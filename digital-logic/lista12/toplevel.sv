==> flow/design.v <==
module Memory(
  input clk, wr, rd,
  input [2:0] wraddr, rdaddr,
  input [7:0] datain,
  output [7:0] dataout
);
  logic [7:0] mem [7:0];
  always_ff @(posedge clk)
    if(rd)
      dataout <= mem[rdaddr];
  always_ff @(posedge clk)
    if(wr)
      mem[wraddr] <= datain;
endmodule
module Dane(
  input clk,
  input [7:0] control, dataout,
  output [3:0] sdane,
  output [15:0] aadr
);
  logic [2:0] i, j, jm, j1, i1;
  logic [7:0] m;
  assign j1 = j + 1;
  assign i1 = i + 1; 
  always_ff @(posedge clk)
    if(control[0]) i <= 3'b0;
    else if(control[1]) begin
      j  <= i1;
      jm <= i;
      m  <= dataout;
      end
    else if(control[2]) begin
      if (control[3]) begin
        m  <= dataout;
        jm <= j;
        end
      if (!control[4]) j <= j1;
      end
    else if(control[5] | control[7])
      i <= i1;
  Adres A0(j,i,jm,j1,i1,control,m,dataout,aadr);
  always_comb begin
    sdane = 4'b0;
    if(i == 7)
      sdane[0] = 1'b1;
    if(dataout < m)
      sdane[1] = 1'b1;
    if(j == 7)
      sdane[2] = 1'b1;
    if(jm == i)
      sdane[3] = 1'b1;
  end
endmodule
module Adres(
  input [2:0] j, i, jm, j1,i1,
  input [7:0] control, m, c,
  output [15:0] aadr
);
  always_comb begin
    aadr = 15'b0;
    if(control[0])
      aadr[14] = 1'b1;
    else if(control[1]) begin
      aadr[14] = 1'b1;
      aadr[10:8] = i1;
      end
    else if(control[2]&!control[4]) begin
      aadr[14] = 1'b1;
      aadr[10:8] = j1;
      end
    else if(control[2]&control[4]) begin
      aadr[14] = 1'b1;
      aadr[10:8] = i;
      end
    else if(control[5]) begin
      aadr[14] = 1'b1;
      aadr[10:8] = i1;
      end
    else if(control[6]) begin 
      aadr[15] = 1'b1;
      aadr[13:11] = jm;
      aadr[7:0] = c;
      end
    else if(control[7]) begin
      aadr[15:14] = 2'b11;
      aadr[13:8] = {i,i1};
      aadr[7:0] = m;
      end
  end
endmodule
module Sterowanie(
  input clk, nrst, start,
  input [3:0] sdane,
  output ready,
  output [7:0] control
);
  logic [2:0] status;
  const logic [2:0] 
    RDY = 3'b001,
    OUT = 3'b010,
    INN = 3'b100,
    SWP = 3'b110,
    END = 3'b000;
  assign ready = status[0];
  always_ff @(posedge clk or negedge nrst)
    if(!nrst)
      status <= RDY;
    else unique case(status)
      RDY : if (start) status <= OUT;
      OUT : if (sdane[0]) status <= RDY;
            else status <= INN;
      INN : if (sdane[2]) status <= END;
      END : if (sdane[3]) status <= OUT;
            else status <= SWP;
      SWP : status <= OUT;
    endcase
  assign control[0] = ready&start;
  assign control[1] = status[1]&!status[2]&!sdane[0];
  assign control[2] = status[2]&!status[1];
  assign control[3] = sdane[1];
  assign control[4] = sdane[2];
  assign control[5] = sdane[3]&!status;
  assign control[6] = !sdane[3]&!status;
  assign control[7] = &status[2:1];
endmodule
module Dostep(
  input ready, start,
  input [15:0] uadr, aadr,
  output wr, rd,
  output [2:0] wraddr, rdaddr,
  output [7:0] datain
);
  assign {wr,rd,wraddr,rdaddr,datain} = !start&ready ? uadr : aadr;
endmodule
module Sorter(
  input clk, nrst, start, wr,
  input [2:0] addr,
  input [7:0] datain,
  output ready,
  output [7:0] dataout
);
  logic owr,ord;
  logic [2:0] owraddr, ordaddr;
  logic [3:0] sdane;
  logic [7:0] odatain, control;
  logic [15:0] aadr;
  Dostep M0(ready,start,{wr, 1'b1, addr, addr, datain},aadr,owr,ord,owraddr,ordaddr,odatain);
  Memory RAM(clk, owr, ord, owraddr, ordaddr, odatain, dataout);
  Dane D0(clk,control,dataout,sdane,aadr);
  Sterowanie S0(clk,nrst,start,sdane,ready,control);
endmodule
* Reports on Sorter
The steps from the RTL of Sorter to its reports follow in flow order.
Line numbers count from 1 in the design file above.
Operators carry their Yosys type and port widths (W data, S select, Z words).
Cell names lack the library's common part.
The mark -- stands for no value.
- Top :: Sorter
- Clock :: clk
- Library :: sky130hd
- Corner :: tt_025C_1v80

* After elaboration
Counts by Yosys on the flattened word-level netlist (proc, flatten, opt, wreduce; memories kept). Register bits leave out memories and registers merged into their read ports (data or address). Print and check cells are left out. Cells with the same type and inputs are merged into one.
Memory sizes are those after Yosys's memory passes, which may raise the word count (mostly to a power of two), join words into wider ones and drop unused or constant bits.
- Order comparisons :: 1
- Add/subtract/negate cells :: 2
- Reduce/logical cells :: 15
- Divide/modulo/power cells :: 0
- Multiply operators :: 0
- Muxes and demuxes :: 53
- Shift-type cells :: 0
- Equal/unequal tests :: 10
- Bitwise gates (word level) :: 13
** Operator list (count)
- $mux W8 :: 10
- $mux W3 :: 21
- $mux W1 :: 17
- $mux W16 :: 1
- $pmux W3 S5 :: 1
- $mux W14 :: 1
- $eq A3 B3 Y1 const B :: 4
- $reduce_and A3 Y1 :: 4
- $and A1 B1 Y1 :: 9
- $lt A8 B8 Y1 :: 1
- $logic_not A1 Y1 :: 6
- $add A3 B1 Y3 const B :: 2
- $mux W6 :: 1
- $reduce_bool A5 Y1 :: 1
- $ne A2 B2 Y1 const B :: 2
- $reduce_bool A2 Y1 :: 2
- $not A1 Y1 :: 3
- $eq A3 B1 Y1 const B :: 1
- $eq A3 B2 Y1 const B :: 1
- $eq A3 B3 Y1 :: 1
- $logic_not A3 Y1 :: 1
- $ne A2 B1 Y1 const B :: 1
- $reduce_and A2 Y1 :: 1
- $mux W2 :: 1
- $or A1 B1 Y1 :: 1
- Output and inout bits :: 9
- Bits in read-only memories :: 0
- Flip-flop bits (word level) :: 20
- RAM bits :: 64
- Bits in latches :: 0
- Memory cells :: 1
- Clocked read ports x word width :: 8
** Memories
- RAM.mem :: words 8, bits a word 8, read ports 1, wr ports 1, line 7 : logic [7:0] mem [7:0];

* Longest topological paths
Depth = most cells in a row (Yosys ltp): at word level without a register or memory, in the mapped netlist without a sequential cell, where the memories' decode and read muxes count.
- Word-level depth :: 12
- ABC_AREA :: 1
- Depth in mapped cells :: 17
- Depth with buffers taken out :: 15

* After synthesis
Source: synth_stat.txt of the flow (Yosys; design flattened, memories mapped). It holds for the ABC_AREA given above (unset counts as 0); a run with the other value may have another netlist.
Totals and module areas in this step are rounded.
- Area of sequential cells :: 2720 µm²
- Mapped area :: 4650 µm²
- Cell count :: 491
- Flip-flop cells :: 92
** Cell types (count)
- edfxtp_1 :: 86
- nand2_1 :: 129
- inv_1 :: 83
- nand3_1 :: 59
- ha_1 :: 11
- nor2_1 :: 21
- o21ai_0 :: 15
- o211ai_1 :: 9
- dfxtp_1 :: 3
- nand3b_1 :: 8
- buf_6 :: 5
- a21oi_1 :: 10
- dfrtp_1 :: 2
- inv_2 :: 9
- buf_2 :: 6
- nand3_2 :: 3
- dfstp_2 :: 1
- nand2_4 :: 2
Not listed: further types 15, cells in them 29.

* Worst setup path after synthesis
Source: OpenSTA report_checks on the synthesized netlist (no wires, ideal clock, input and output delay 20% of the period each), path of least setup slack; recovery checks are left aside. Register names are those of the netlist, which keeps one name where synthesis merged equal registers.
- Path kind :: register to register
- Start point :: reg D0.i[0]
- End point :: mem RAM.mem[1][0]
- Setup time :: 370 ps
- Arrival :: 2001 ps
- Driving pins on the path :: 13
- Path slack :: 388 ps
- Buffers on the path :: 1
- Delay of the path :: 2371 ps
- Data required time :: 2390 ps
- Clock period :: 2760 ps
- Synthesis period reached :: 2372 ps
"delay of the path" = arrival - input delay + setup time.
"driving pins on the path" counts driving pins, that of a launching flip-flop among them; a cell with two outputs on the path counts twice.
"synthesis period reached" is the clock period less the worst setup slack; recovery checks do not enter. This is arithmetic on one report: input and output delays are still those of the set period (20% each).
Between the ends stands the longest chain of elaborated cells between them, by number of cells; it is not shown to be the way that was timed. Of several equally long chains one is given.
A line is the first line of the expression or statement that the cell stems from. Yosys adds cells for indexed reads and writes and turns some case tables into memories.
The path ends at the enable pin of a flip-flop; only ways to that pin are counted.
- Path through :: dfxtp_1 ha_1 ha_1 inv_1 nand3_2 buf_6 nand2_1 nor2_1 nand2_1 inv_2 a31oi_1 nand2_1 nor2_1
- Length of the longest elaborated chain :: 12
- Elaborated cells between the ends (all ways) :: 25
- Source lines of those cells :: 14
- Those cells by class :: eq/ne: 2; mux: 18; logic: 3; reduce/logical: 2
** Ends and longest elaborated chain, post-synthesis
- start: declaration :: line 21 : logic [2:0] i, j, jm, j1, i1;
- start: assignment :: line 26 : if(control[0]) i <= 3'b0;
- start: assignment :: line 40 : i <= i1;
- $eq A3 B3 Y1 :: line 50 : if(jm == i)
- $mux W1 :: line 50
- $logic_not A1 Y1 :: line 123 : assign control[6] = !sdane[3]&!status;
- $and A1 B1 Y1 :: line 123
- $mux W3 :: line 79 : else if(control[6]) begin
- $mux W3 :: line 75 : else if(control[5]) begin
- $mux W3 :: line 71 : else if(control[2]&control[4]) begin
- $mux W3 :: line 67 : else if(control[2]&!control[4]) begin
- $mux W3 :: line 63 : else if(control[1]) begin
- $mux W14 :: line 61 : if(control[0])
- $mux W16 :: line 133 : assign {wr,rd,wraddr,rdaddr,datain} = !start&ready ? uadr : aadr;
- $mux W3 :: line 12 : if(wr)
- end: declaration :: line 7 : logic [7:0] mem [7:0];

* Worst path after layout
Path of least setup slack in the final report of job 2 (OpenROAD, finished layout, wires in). Where an end is a register, its clock arrival counts in the times.
The path's times are printed in steps of 10 ps; the period is the one set.
- Path kind :: register to register
- Start point :: reg D0.i[0]
- End point :: mem RAM.mem[4][1]
- Setup time :: 270 ps
- Driving pins on the path :: 16
- Clock period :: 2100 ps
- Arrival :: 2320 ps
- Path slack :: -150 ps
- Buffers on the path :: 3
- Data required time :: 2170 ps
Between the ends stands the longest chain of elaborated cells between them, by number of cells; it is not shown to be the way that was timed. Of several equally long chains one is given.
The path ends at the enable pin of a flip-flop; only ways to that pin are counted.
- Path through :: dfxtp_2 ha_4 ha_4 inv_4 nand3_4 buf_6 nand2_4 nor2_4 nand2_2 inv_4 a31oi_4 buf_12 inv_2 nand2_2 nor2_4 buf_12
- Length of the longest elaborated chain :: 12
- Elaborated cells between the ends (all ways) :: 25
- Source lines of those cells :: 14
- Those cells by class :: eq/ne: 2; mux: 18; logic: 3; reduce/logical: 2
** Ends and longest elaborated chain, post-layout
- start: declaration :: line 21 : logic [2:0] i, j, jm, j1, i1;
- start: assignment :: line 26 : if(control[0]) i <= 3'b0;
- start: assignment :: line 40 : i <= i1;
- $eq A3 B3 Y1 :: line 50 : if(jm == i)
- $mux W1 :: line 50
- $logic_not A1 Y1 :: line 123 : assign control[6] = !sdane[3]&!status;
- $and A1 B1 Y1 :: line 123
- $mux W3 :: line 79 : else if(control[6]) begin
- $mux W3 :: line 75 : else if(control[5]) begin
- $mux W3 :: line 71 : else if(control[2]&control[4]) begin
- $mux W3 :: line 67 : else if(control[2]&!control[4]) begin
- $mux W3 :: line 63 : else if(control[1]) begin
- $mux W14 :: line 61 : if(control[0])
- $mux W16 :: line 133 : assign {wr,rd,wraddr,rdaddr,datain} = !start&ready ? uadr : aadr;
- $mux W3 :: line 12 : if(wr)
- end: declaration :: line 7 : logic [7:0] mem [7:0];

Ticket comment

Measured results for Sorter: 2 stored runs of the Yosys and OpenROAD flow on sky130hd. The settings differ; the order carries no meaning. The constraints put input and output delay at 20% of the set period each and load the outputs with 0.01 pF.
"achieved clock period" = clock period - worst setup slack. The figure is calculated, with input and output delays left at 20% of the set period.
"allowed time less slack (worst setup path)" = time allowed to the worst setup path (clock period - input delay - output delay, where it has them) - its slack; a late launch clock adds to it, a late capture clock takes from it.
"allowed time less slack (worst setup path)" is known to 10 ps.
The results are shown rounded.

** Job 1
- Settings :: period_ns=1.84; CORE_UTILIZATION=59; SETUP_SLACK_MARGIN=-0.04; PLACE_DENSITY_LB_ADDON=0.12; HOLD_SLACK_MARGIN=0.09; CELL_PAD_IN_SITES_GLOBAL_PLACEMENT=3; CELL_PAD_IN_SITES_DETAIL_PLACEMENT=2; GPL_TIMING_DRIVEN=0; GPL_ROUTABILITY_DRIVEN=1; CTS_CLUSTER_DIAMETER=340; SLEW_MARGIN=40; CAP_MARGIN=20; CORE_MARGIN=2
- Outcome :: no results, placement failed with FLW-0024

** Job 2
- Settings :: period_ns=2.1; CORE_UTILIZATION=25; PLACE_DENSITY_LB_ADDON=0.03; ABC_AREA=1; GPL_ROUTABILITY_DRIVEN=1; CTS_CLUSTER_SIZE=37; CTS_CLUSTER_DIAMETER=385; CAP_MARGIN=0; SLEW_MARGIN=0; MIN_ROUTING_LAYER=met2; CORE_MARGIN=2
- Summed negative setup slack :: -7830 ps
- Worst setup slack after layout :: -155 ps
- Utilization in the final report :: 37.6%
- Achieved clock period :: 2255 ps
- Allowed time less slack (worst setup path) :: 2250 ps
- Class of the worst setup path :: register to register
- Total die area :: 19700 µm²
- Netlist area reported by Yosys :: 4650 µm²
